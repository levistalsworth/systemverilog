==> flow/design.v <==
module AddSubModule (fromASBus, fleg, dataInBus, clk, RW, enable, matDecide, add1Sub0);
    output [255:0] fromASBus;
    output fleg;
    input [255:0] dataInBus;
	input RW, enable, clk, matDecide, add1Sub0;
    reg [255:0] fromASBus;
    reg fleg;
    reg [255:0] regOut;
    reg [15:0] in1_matMerc[3:0][3:0];
    reg [15:0] in2_matCol[3:0][3:0];
    reg [15:0] out_matTatami[3:0][3:0];
    reg [3:0] i;
    reg [3:0] j;
    reg [3:0] k;
    initial
    begin
        fleg = 0;
        for(i=0;i<4;i=i+1)
        begin
            for(j=0;j<4;j=j+1)
            begin
                out_matTatami[i][j] = 0;
            end
        end
    end
	always @ (negedge clk)
	begin
		if (fleg == 1)
		begin
			fleg = 0;
		end
	end
    always @ (posedge clk)
    begin
		if(enable == 1 && RW == 1 && matDecide == 0)	
		begin
            for(i=0;i<4;i=i+1)
            begin
                for(j=0;j<4;j=j+1)
                begin
                    out_matTatami[i][j] = 0;
                end
            end
			for(i=0;i<4;i=i+1)
			begin
				for(j=0;j<4;j=j+1)
				begin
					in1_matMerc[i][j] = dataInBus[i*64+16*j+:16];
				end
			end
			fleg = 1;
		end
		if (enable == 1 && RW == 1 && matDecide == 1)
		begin	
			for(i=0;i<4;i=i+1)
			begin
				for(j=0;j<4;j=j+1)
				begin
					in2_matCol[i][j] = dataInBus[i*64+16*j+:16];
				end
			end
            if(add1Sub0 == 1)
            begin
                for(i=0;i<4;i=i+1)
                begin
                    for(j=0;j<4;j=j+1)
                    begin
                        out_matTatami[i][j] = out_matTatami[i][j] + (in1_matMerc[i][j] + in2_matCol[i][j]);
                    end
                end
            end            
            if(add1Sub0 == 0)
            begin
                for(i=0;i<4;i=i+1)
                begin
                    for(j=0;j<4;j=j+1)
                    begin
                        out_matTatami[i][j] = out_matTatami[i][j] + (in1_matMerc[i][j] - in2_matCol[i][j]);
                    end
                end
            end
			for(i = 0;i<4;i = i +1)
			begin
				for(j=0;j<4;j = j +1)
				begin
					regOut[i*64+16*j+:16] = out_matTatami[i][j];
				end
			end
            fleg = 1;
		end
		if (enable == 1 && RW == 0)
		begin			
			fromASBus = regOut;
			fleg = 1;
		end
	end
endmodule
Step by step through the tools: AddSubModule
The steps from the RTL of AddSubModule to its reports follow in flow order.
Lines are those of the file above, counted from 1.
Operators carry their Yosys type and port widths (W data, S select, Z words).
Cell names lack the library's common part.
A cell with n/a has no value.

design
  design top = AddSubModule
  clock input = clk
  standard-cell library = sky130hd
  corner = tt_025C_1v80

Elaborated design
Source: Yosys, flattened and elaborated. Widths are those after wreduce. Registers that Yosys merges into a memory's read port (data or address) are not register bits. Print and check cells do not count. Equal cells are merged and count once.

storage and ports
  flip-flop bits (word level) = 1024
  input bits = 261
  output and inout bits = 257
  word-level cells = 216

operators by class
  $add $sub $neg = 64
  muxes and demuxes = 112
  bitwise operators = 2
  reductions and logical operators = 4

operators by type and width
  operator             number
  $mux W16             112
  $add A16 B16 Y16     48
  $sub A16 B16 Y16     16
  $logic_and A1 B1 Y1  4
  $not A1 Y1           2

Logic depth
Depth = most cells in a row (Yosys ltp): at word level without a register or memory, in the mapped netlist without a sequential cell, where the memories' decode and read muxes count.

depth
  word-level depth = 10
  ABC_AREA = 0
  depth in mapped cells = 28
  gate-level depth less buffers = 25

Synthesis result
The flow's flattened synthesis, as Yosys stat reports it; memories are mapped. The netlist is that of the ABC_AREA named above (0 if unset); the other value can give another one.
The area totals of this step are shown rounded.

mapped netlist
  cell count = 7999
  chip area (Yosys) = 70000 µm²
  flip-flop cells = 1024
  buffers = 268

cells by type
  cell      number  area in all (µm²)
  dfxtp_1   768     1.54E+04
  fa_1      496     9.93E+03
  edfxtp_1  256     7.69E+03
  ha_1      480     6005.76
  nand2_1   1592    5.98E+03
  inv_1     1050    3941.28
  o21ai_0   552     2762.65
  a21o_1    328     2.46E+03
  xnor2_1   209     1.83E+03
  a21oi_1   318     1.59E+03
  xor2_1    148     1.3E+03
  nor2_1    279     1.05E+03
  clkbuf_1  234     878.342
  o21a_1    97      728.198
  nand3_1   122     610.586
  mux2i_1   52      520.499
  nor3_1    102     510.49
  o211ai_1  63      472.954

Other cell types: 85; their cells: 853.

Timing after synthesis
OpenSTA on the mapped netlist: ideal clock, no wires. The path of least setup slack (recovery checks aside). Input and output delay are each 20% of the period. Register names are those of the netlist, which keeps one name where synthesis merged equal registers.

path post-synthesis
  path type = input port to flip-flop
  start point = input RW
  end point = register fromASBus[0]
  clock period = 28.7 ns
  external input delay = 5.740 ns
  setup time = 0.912 ns
  arrival = 17.059 ns
  slack = 10.729 ns
  path delay = 12.231 ns
  stages on the path = 1
  path buffers = 0
  period reached after synthesis = 17.971 ns

"path delay" is the arrival time less input delay plus setup time.
"stages on the path" counts driving pins, that of a launching flip-flop among them; a cell with two outputs on the path counts twice.
"period reached after synthesis" is the clock period less the worst setup slack; recovery checks do not enter. This is arithmetic on one report: input and output delays are still those of the set period (20% each).
The rows between start and end are the longest chain of elaborated cells between them; the timing report does not say that the signal goes this way. Where chains are equally long, one stands for them.
A line is the first line of the expression or statement that the cell stems from. Yosys adds cells for indexed reads and writes and turns some case tables into memories.
Only ways into the end's enable, where the timed path ends, are counted here.

on the way, post-synthesis
  cells stage by stage = nor2b_1
  cells in the longest elaborated chain = 2
  elaborated cells on any way between the ends = 2
  source lines of those cells = 1
  classes of those cells = 1 x logic; 1 x reduce/logical

ends and longest elaborated chain, post-synthesis
  item                 RTL line  RTL
  from (decl)          5         input RW, enable, clk, matDecide, add1Sub0;
  $not A1 Y1           91        if (enable == 1 && RW == 0)
  $logic_and A1 B1 Y1  91
  to (assign)          93        fromASBus = regOut;
  to (decl)            2         output [255:0] fromASBus;

Worst path after layout
From the final timing report of entry A: the path of least setup slack in the routed layout; clock arrival at registers is part of the times.

path after layout
  path type = input port to flip-flop
  start point = input RW
  end point = register fromASBus[31]
  clock period = 10.3 ns
  external input delay = 2.06 ns
  setup time = 0.25 ns
  arrival = 8.94 ns
  slack = 1.84 ns
  stages on the path = 25
  path buffers = 3

The rows between start and end are the longest chain of elaborated cells between them; the timing report does not say that the signal goes this way. Where chains are equally long, one stands for them.
The path ends at the data pin of a flip-flop with enable; ways to the enable are not counted.

on the way, after layout
  cells stage by stage = clkdlybuf4s50_1 -> nand3b_1 -> buf_12 -> buf_12 -> o21ai_0 -> inv_1 -> fa_1 -> inv_1 -> ha_1 -> a21o_1 -> a21o_1 -> a2111oi_2 -> o211ai_1 -> o21ai_0 -> nand2_1 -> fa_1 -> ha_1 -> o21a_1 -> o21ai_0 -> a32o_1 -> a21oi_1 -> a31oi_1 -> xnor2_1 -> o22ai_1 -> nor2_1
  cells in the longest elaborated chain = 10
  elaborated cells on any way between the ends = 13
  classes of those cells = 4 x add/sub; 6 x mux; 3 x reduce/logical

ends and longest elaborated chain, after layout
  item                              RTL line  RTL
  from (decl)                       5         input RW, enable, clk, matDecide, add1Sub0;
  $logic_and A1 B1 Y1 (2 in a row)  35        if(enable == 1 && RW == 1 && matDecide == 0)
  $mux W16                          35
  $add A16 B16 Y16 (2 in a row)     68        out_matTatami[i][j] = out_matTatami[i][j] + (in1_matMerc[i][j] + in2_matCol[i][j]);
  $mux W16                          62        if(add1Sub0 == 1)
  $mux W16                          53        if (enable == 1 && RW == 1 && matDecide == 1)
  $add A16 B16 Y16                  78        out_matTatami[i][j] = out_matTatami[i][j] + (in1_matMerc[i][j] - in2_matCol[i][j]);
  $mux W16                          72        if(add1Sub0 == 0)
  $mux W16                          53
  to (assign)                       93        fromASBus = regOut;
  to (decl)                         2         output [255:0] fromASBus;

Module AddSubModule, platform sky130hd: 2 stored runs of the flow (Yosys, OpenROAD) with differing settings, in no particular order. Input and output delays are each 20% of the period that was set; the output load is 0.01 pF.
"achieved clock period" is the run's clock period less its worst setup slack. It is reckoned from that one timing run; input and output delays stay at 20% of the period that was set.
"critical path time" = time allowed to the worst setup path (clock period - input delay - output delay, where it has them) - its slack; a late launch clock adds to it, a late capture clock takes from it.
"total power after layout": no workload was simulated; the value follows from the tool's default switching activity.
Results are given in rounded form.
A setting shown as . is not set for that run.

setting or result                             entry A                  entry B
period_ns                                     10.3                     17.6
CORE_UTILIZATION                              43                       40
SETUP_SLACK_MARGIN                            -0.88                    3.3
PLACE_DENSITY_LB_ADDON                        0.15                     .
HOLD_SLACK_MARGIN                             0.19                     .
CORE_ASPECT_RATIO                             1.55                     .
CELL_PAD_IN_SITES_GLOBAL_PLACEMENT            3                        .
TNS_END_PERCENT                               50                       .
ABC_AREA                                      0                        .
CTS_CLUSTER_DIAMETER                          71                       .
MAX_ROUTING_LAYER                             met5                     .
CAP_MARGIN                                    20                       20
CORE_MARGIN                                   2                        2
SLEW_MARGIN                                   20                       20
utilization                                   0.5                      0.47
achieved clock period (ns)                    8.463                    10.832
worst hold slack in the final report (ns)     0.44                     0.44
worst slack on setup checks (ns)              1.8                      6.8
Yosys chip area after synthesis (µm²)         70000                    70000
setup total negative slack (ns)               0.000                    0.000
total power after layout (W)                  0.031                    0.018
critical path time (ns)                       6.40                     7.31
worst setup path kind                         input port to flip-flop  input port to flip-flop
standard-cell area of the final layout (µm²)  82000                    82000
die outline area (µm²)                        170000                   180000
